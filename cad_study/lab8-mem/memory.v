==> flow/design.v <==
module memory
#(
	parameter integer AWIDTH=5,
	parameter integer DWIDTH=8
 )
 (
	input wire	clk,
	input wire	wr,
	input wire	rd,
	input wire [AWIDTH-1:0]	addr,
	inout wire [DWIDTH-1:0] data
 );
	reg [DWIDTH-1:0] array [0:2**AWIDTH-1];
	always @(posedge clk)
		if (wr) array[addr] = data;
	assign data = rd ? array[addr] : 'bz;
endmodule
== Step by step through the tools: memory ==
The steps from the RTL of memory to its reports follow in flow order.
Line numbers count from 1 in the design file above.
Library cell names are shortened.
A cell with n/a has no value.
Inputs
  top module: memory
  clock: clk
  standard-cell library: sky130hd
  timing corner: tt_025C_1v80

== Word-level counts ==
Counts by Yosys on the flattened word-level netlist (proc, flatten, opt, wreduce; memories kept). Register bits leave out memories and registers merged into their read ports (data or address); mux counts leave out enables and synchronous resets folded into registers. Print and check cells are left out. Cells with the same type and inputs are merged into one.
Yosys's memory passes give these memory sizes; they may raise the number of words (mostly to a power of two), join words into wider ones and drop unused or constant bits.
Cells by class
  mux-type cells: 4
Operator list (count)
  8-bit two-way mux: 2
  5-bit two-way mux: 1
  1-bit two-way mux: 1
Word-level totals
  bits in registers: 0
  memory bits (writable): 256
  memory cells: 1
  input port bits: 8
  output and inout port bits: 8
  elaborated cells: 5
Memory list
  array: depth 32, bits a word 8, rd ports 1, wr ports 1, RTL line 13  | reg [DWIDTH-1:0] array [0:2**AWIDTH-1];

== Depth ==
Depth = most cells in a row (Yosys ltp): at word level without a register or memory, in the mapped netlist without a sequential cell, where the memories' decode and read muxes count.
Logic depth
  depth after elaboration: 2
  ABC_AREA: 0
  mapped depth: 7
  mapped depth without buffers: 4

== Netlist ==
Yosys stat after the flow's synthesis: flattened, memories mapped to cells. It holds for the ABC_AREA given above (unset counts as 0); a run with the other value may have another netlist.
Totals and module areas in this step are rounded.
Cells by type
  edfxtp_1: count 256, total area 7.69E+03 um2
  mux2i_1: count 128, total area 1.28E+03 um2
  o22ai_1: count 63, total area 394.128 um2
  buf_2: count 22, total area 110.106 um2
  nor2_1: count 29, total area 108.854 um2
  nor4_1: count 16, total area 100.096 um2
  nand4bb_1: count 5, total area 56.304 um2
  or4b_1: count 4, total area 40.038 um2
  nand2_1: count 10, total area 37.536 um2
  nand4b_1: count 4, total area 35.034 um2
  clkbuf_1: count 8, total area 30.029 um2
  nand3b_1: count 4, total area 30.029 um2
  or3b_2: count 3, total area 26.275 um2
  buf_6: count 2, total area 22.522 um2
  nor3_1: count 4, total area 20.019 um2
  o22ai_2: count 1, total area 12.512 um2
  or4bb_1: count 1, total area 11.261 um2
  nand3_1: count 2, total area 10.01 um2
Other cell types: 5; their cells: 6.
Synthesis totals
  cell count: 568
  chip area (Yosys): 10000 um2
  area of sequential cells: 7690 um2
  mapped flip-flops: 256
  buffers: 35

== Worst setup path after synthesis ==
Path of least setup slack by OpenSTA after synthesis, without wires, with an ideal clock, recovery checks aside; 20% of the period is set as input and as output delay. Where synthesis merged equal registers, the netlist keeps one of their names.
Timing post-synthesis
  kind: input -> output
  start point: input port addr[1]
  end point: output port data[1]
  clock period: 5.89 ns
  external input delay: 1.178 ns
  output delay: 1.178 ns
  time at the first pin: 1.178 ns
  arrival: 2.725 ns
  data required time: 4.712 ns
  setup slack: 1.987 ns
  delay of the path: 1.547 ns
  stages: 7
  buffers on the path: 3
  synthesis period reached: 3.903 ns
"delay of the path" is the arrival time less input delay plus setup time.
At an output port there is no setup time.
"stages" counts driving pins, that of a launching flip-flop among them; a cell with two outputs on the path counts twice.
"synthesis period reached" = period - worst setup slack (recovery checks aside). The figure is calculated, with input and output delays left at 20% of the set period.
The rows between start and end are the longest chain of elaborated cells between them; the timing report does not say that the signal goes this way. Where chains are equally long, one stands for them.
Each line given opens the expression or statement behind the cell; cells for indexed reads and writes are added by Yosys, which also makes memories of some case tables.
The chain passes a memory read, where the word-level depth is cut; so it can be longer than that depth.
Between the ends, post-synthesis
  cell sequence: clkbuf_1 > buf_2 > buf_2 > mux2i_1 > o22ai_1 > nor4_1 > nand2_1
  cells in the longest elaborated chain: 2
  elaborated cells on any way between the ends: 2
  RTL lines with such cells: 2
  those cells by class: mux (1); memory (1)
RTL lines, path post-synthesis
  start: declaration: RTL line 10  | input wire [AWIDTH-1:0] addr,
  memory 32 x 8 bit: RTL line 13  | reg [DWIDTH-1:0] array [0:2**AWIDTH-1];
  8-bit two-way mux: RTL line 16  | assign data = rd ? array[addr] : 'bz;
  end: declaration: RTL line 11  | inout wire [DWIDTH-1:0] data

== Timing after layout ==
Path of least setup slack in the final report of run 1 (OpenROAD, finished layout, wires in). Where an end is a register, its clock arrival counts in the times.
Timing post-layout
  kind: input -> output
  start point: input port addr[2]
  end point: output port data[2]
  clock period: 2.84 ns
  external input delay: 0.57 ns
  output delay: 0.57 ns
  time at the first pin: 0.57 ns
  arrival: 2.35 ns
  data required time: 2.27 ns
  setup slack: -0.08 ns
  stages: 8
  buffers on the path: 4
The rows between start and end are the longest chain of elaborated cells between them; the timing report does not say that the signal goes this way. Where chains are equally long, one stands for them.
The chain passes a memory read, where the word-level depth is cut; so it can be longer than that depth.
Between the ends, post-layout
  cell sequence: dlygate4sd2_1 > buf_12 > or4b_4 > o22ai_1 > nor4_1 > buf_4 > nand2_1 > buf_4
  cells in the longest elaborated chain: 2
  elaborated cells on any way between the ends: 2
  RTL lines with such cells: 2
  those cells by class: mux (1); memory (1)
RTL lines, path post-layout
  start: declaration: RTL line 10  | input wire [AWIDTH-1:0] addr,
  memory 32 x 8 bit: RTL line 13  | reg [DWIDTH-1:0] array [0:2**AWIDTH-1];
  8-bit two-way mux: RTL line 16  | assign data = rd ? array[addr] : 'bz;
  end: declaration: RTL line 11  | inout wire [DWIDTH-1:0] data

# Flow runs of memory

memory through Yosys and OpenROAD on sky130hd: 2 stored runs, unordered, with their settings and measured results. The constraints put input and output delay at 20% of the set period each and load the outputs with 0.01 pF.
"achieved period" = clock period - worst setup slack. The figure is calculated, with input and output delays left at 20% of the set period.
"worst setup path time" means the part of the period allowed to the worst setup path (the constraints hold back 20% at inputs and 20% at outputs) less its slack; where the path has registers, the arrival times of their clocks count too.
"power consumption" is the tool's figure for a default switching activity; nothing was simulated.
Values from the reports are rounded here.

==> run 1: settings <==
{ "period_ns": 2.84, "CORE_UTILIZATION": 36, "SETUP_SLACK_MARGIN": -0.23, "PLACE_DENSITY_LB_ADDON": 0.22, "CELL_PAD_IN_SITES_GLOBAL_PLACEMENT": 3, "TNS_END_PERCENT": 55, "ABC_AREA": 0, "GPL_TIMING_DRIVEN": 1, "CTS_CLUSTER_SIZE": 93, "CAP_MARGIN": 35, "CORE_MARGIN": 2, "SLEW_MARGIN": 20 }
==> run 1: results <==
worst hold slack in the final report: 0.317 ns
total negative setup slack: -0.414 ns
post-synthesis cell area: 10000 um2
setup slack of the critical path: -0.078 ns
power consumption: 8.11 mW
final design utilization: 45.0 %
standard-cell area after routing: 12400 um2
die size: 29300 um2
achieved period: 2.918 ns
worst setup path time: 1.78 ns
worst path kind: input -> output

==> run 2: settings <==
{ "period_ns": 4.91, "CORE_UTILIZATION": 59, "PLACE_DENSITY": 0.71, "CORE_ASPECT_RATIO": 0.85, "CORE_MARGIN": 9, "CELL_PAD_IN_SITES_DETAIL_PLACEMENT": 2, "GPL_TIMING_DRIVEN": 1, "SLEW_MARGIN": 40, "MIN_ROUTING_LAYER": "met1", "MAX_ROUTING_LAYER": "met4", "CAP_MARGIN": 20 }
==> run 2: results <==
not finished: placement ended with error DPL-0033
